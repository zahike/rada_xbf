==> flow/design.v <==
`timescale 1ns / 1ps                                                                
module APB_regs(                                                                    
input clk ,                                                                         
input rstn,                                                                         
    output [0:0] ContStart, 
    output [1:1] ContDMAsel, 
  input [31:0]APB_M_0_paddr,                                                        
  input APB_M_0_penable,                                                            
  output [31:0]APB_M_0_prdata,                                                      
  output [0:0]APB_M_0_pready,                                                       
  input [0:0]APB_M_0_psel,                                                          
  output [0:0]APB_M_0_pslverr,                                                      
  input [31:0]APB_M_0_pwdata,                                                       
  input APB_M_0_pwrite                                                              
    );                                                                              
wire [31:0] resetValue_0000;
wire inWR_0000 = APB_M_0_penable && APB_M_0_psel && APB_M_0_pwrite && (APB_M_0_paddr[15:0] == 16'h0000);
wire [31:0] inWRdata_0000;  
wire [31:0] inRDdata_0000;  
wire [31:0] outWRdata_0000; 
wire [31:0] outRDdata_0000; 
Register Register_0000_inst(   
.clk (clk ),                            
.rstn(rstn),                            
.resetValue(resetValue_0000),  
.inWR      (inWR_0000),        
.inWRdata  (inWRdata_0000),    
.inRDdata  (inRDdata_0000),    
.outWRdata (outWRdata_0000),   
.outRDdata (outRDdata_0000)    
    );                                  
assign resetValue_0000[0:0] = 1'b0;
assign inWRdata_0000[0:0] = APB_M_0_pwdata [0:0];
assign ContStart = outWRdata_0000[0:0];
assign inRDdata_0000[0:0] = 1'b0;  
assign resetValue_0000[1:1] = 1'b0;
assign inWRdata_0000[1:1] = APB_M_0_pwdata [1:1];
assign ContDMAsel = outWRdata_0000[1:1];
assign inRDdata_0000[1:1] = outWRdata_0000[1:1];  
reg [31:0] ReadData;
reg  readyBit;
always@(posedge clk or negedge rstn)
      if (!rstn) begin  
           ReadData <= 31'h00000000;
           readyBit <= 1'b0;
             end 
       else begin 
           readyBit <= APB_M_0_penable && APB_M_0_psel;
           case (APB_M_0_paddr[15:0])  
               16'h0000 :  ReadData <= outRDdata_0000;
               default :  ReadData <= 31'h00000000;
           endcase 
             end 
assign APB_M_0_prdata  = ReadData;
assign APB_M_0_pready  = readyBit;
assign APB_M_0_pslverr = 1'b0;
endmodule                     
`timescale 1ns / 1ps
module Register(
input clk,
input rstn,
input [31:0] resetValue,
input inWR,
input [31:0] inWRdata,
input [31:0] inRDdata,
output [31:0] outWRdata,
output [31:0] outRDdata
    );
reg [31:0] WRreg;
reg [31:0] RDreg;
always @(posedge clk or negedge rstn)
    if (!rstn) WRreg <= resetValue;
     else if (inWR) WRreg <= inWRdata;
     else WRreg <= RDreg;
always @(posedge clk or negedge rstn)
    if (!rstn) RDreg <= resetValue;
     else RDreg <= inRDdata;
assign outWRdata = WRreg;
assign outRDdata = RDreg;
endmodule
# Reports on APB_regs
# Tool output for the design above, in the order of the flow.
# Line numbers count from 1 in the design file above.
# Cell names lack the library's common part.
# The mark - stands for no value.
dict set report inputs {
  top {APB_regs}
  clk_port {clk}
  cell_library {sky130hd}
  corner {tt_025C_1v80}
}

# Elaborated design
# Counts by Yosys on the flattened word-level netlist (proc, flatten, opt, wreduce; memories kept). Register bits leave out memories and registers merged into their read ports (data or address); mux counts leave out enables and synchronous resets folded into registers. Print and check cells are left out. Cells with the same type and inputs are merged into one.
dict set report word_totals {
  regBits 96
  input_bits 69
  output_inout_bits 36
}
dict set report classes {
  reduce_logical 4
  n_mux 2
}
# operator n
set op_table {}
lappend op_table {{32-bit 2-to-1 mux} 2}
lappend op_table {{16-bit zero test} 1}
lappend op_table {{1-bit logical AND} 3}

# Longest topological paths
# Longest topological path by Yosys (ltp), each cell counted once; first at word level (registers and memories cut), then after technology mapping (sequential cells cut; the memories' decode and read muxes count).
dict set report depth {
  depth_word 4
  abc_area 1
  mapped_depth 6
  depth_no_buf 6
}

# Synthesis result
# Yosys stat after the flow's synthesis: flattened, memories mapped to cells. It holds for the ABC_AREA given above (unset counts as 0); a run with the other value may have another netlist.
dict set report synth_totals {
  buf_cells 32
  stdcells 61
  ff_cells 5
  yosys_area_um2 466.7
  seq_area_um2 125.1
}
# cell n
set types {}
lappend types {buf_4 32}
lappend types {dfrtp_1 5}
lappend types {nor2_1 9}
lappend types {nand2_1 7}
lappend types {nor2_2 2}
lappend types {inv_1 2}
lappend types {and3_1 1}
lappend types {nand4_1 1}
lappend types {nand3_1 1}
lappend types {conb_1 1}

# Path before layout
# Source: OpenSTA report_checks on the synthesized netlist (no wires, ideal clock, input and output delay 20% of the period each), path of least setup slack; recovery checks are left aside. Register names are those of the netlist, which keeps one name where synthesis merged equal registers.
dict set report synth_timing {
  path_kind {input-to-reg}
  start {in APB_M_0_paddr[3]}
  end {reg Register_0000_inst.WRreg[1]}
  n_path_buf 0
  arrival_time_ps 654
  setup_ps 117
  path_slack_ps 369
  stages 6
  period_ps 1140
  delay_ps 543
  synth_period_reached_ps 771
}
# "delay_ps" = arrival - input delay + setup time.
# "stages": output pins that drive a net of the path, with the launching flip-flop's if there is one; two outputs of one cell count as two.
# "synth_period_reached_ps" = period - worst setup slack (recovery checks aside). The figure is calculated, with input and output delays left at 20% of the set period.
# Between the ends stands the longest chain of elaborated cells between them, by number of cells; it is not shown to be the way that was timed. Of several equally long chains one is given.
# A line is the first line of the expression or statement that the cell stems from. Yosys adds cells for indexed reads and writes and turns some case tables into memories.
# At most two assigning lines are given for a register; there are more.
dict set report synth_via {
  cell_sequence {nor2_1 -> nand2_1 -> nor2_2 -> nand3_1 -> nand2_1 -> nand2_1}
  elab_chain_cells 3
  cone_cells 3
}
# element line
set synth_lines {}
lappend synth_lines {{start: declaration} 7} ;# input [31:0]APB_M_0_paddr,
lappend synth_lines {{16-bit zero test} 17} ;# wire inWR_0000 = APB_M_0_penable && APB_M_0_psel && APB_M_0_pwrite && (APB_M_0_paddr[15:0] == 16'h0000);
lappend synth_lines {{1-bit logical AND} 17}
lappend synth_lines {{32-bit 2-to-1 mux} 73} ;# else if (inWR) WRreg <= inWRdata;
lappend synth_lines {{end: assignment} 72} ;# if (!rstn) WRreg <= resetValue;
lappend synth_lines {{end: assignment} 73}
lappend synth_lines {{end: declaration} 69} ;# reg [31:0] WRreg;

# Design APB_regs on sky130hd. What follows are 2 stored runs of the flow, each under its own settings; their order means nothing. The constraints put input and output delay at 20% of the set period each and load the outputs with 0.01 pF.
run="stored run 1" settings period_ns=1.01 CORE_UTILIZATION=45 PLACE_DENSITY_LB_ADDON=0.22 CORE_ASPECT_RATIO=1.35 TNS_END_PERCENT=90 ABC_AREA=1 CTS_CLUSTER_SIZE=42 SLEW_MARGIN=20 MIN_ROUTING_LAYER="met1" MAX_ROUTING_LAYER="met4" CAP_MARGIN=20 CORE_MARGIN=2
run="stored run 1" outcome="incomplete, floorplanning halted on PDN-0185"
run="stored run 2" settings period_ns=1.01 CORE_UTILIZATION=34 PLACE_DENSITY_LB_ADDON=0.19 CORE_ASPECT_RATIO=1.59 CORE_MARGIN=4 CELL_PAD_IN_SITES_DETAIL_PLACEMENT=2 ABC_AREA=1 GPL_TIMING_DRIVEN=1 CTS_CLUSTER_SIZE=12 CTS_CLUSTER_DIAMETER=25 MIN_ROUTING_LAYER="met2" CAP_MARGIN=20 SLEW_MARGIN=20
run="stored run 2" outcome="incomplete, routing halted on DPL-0033"
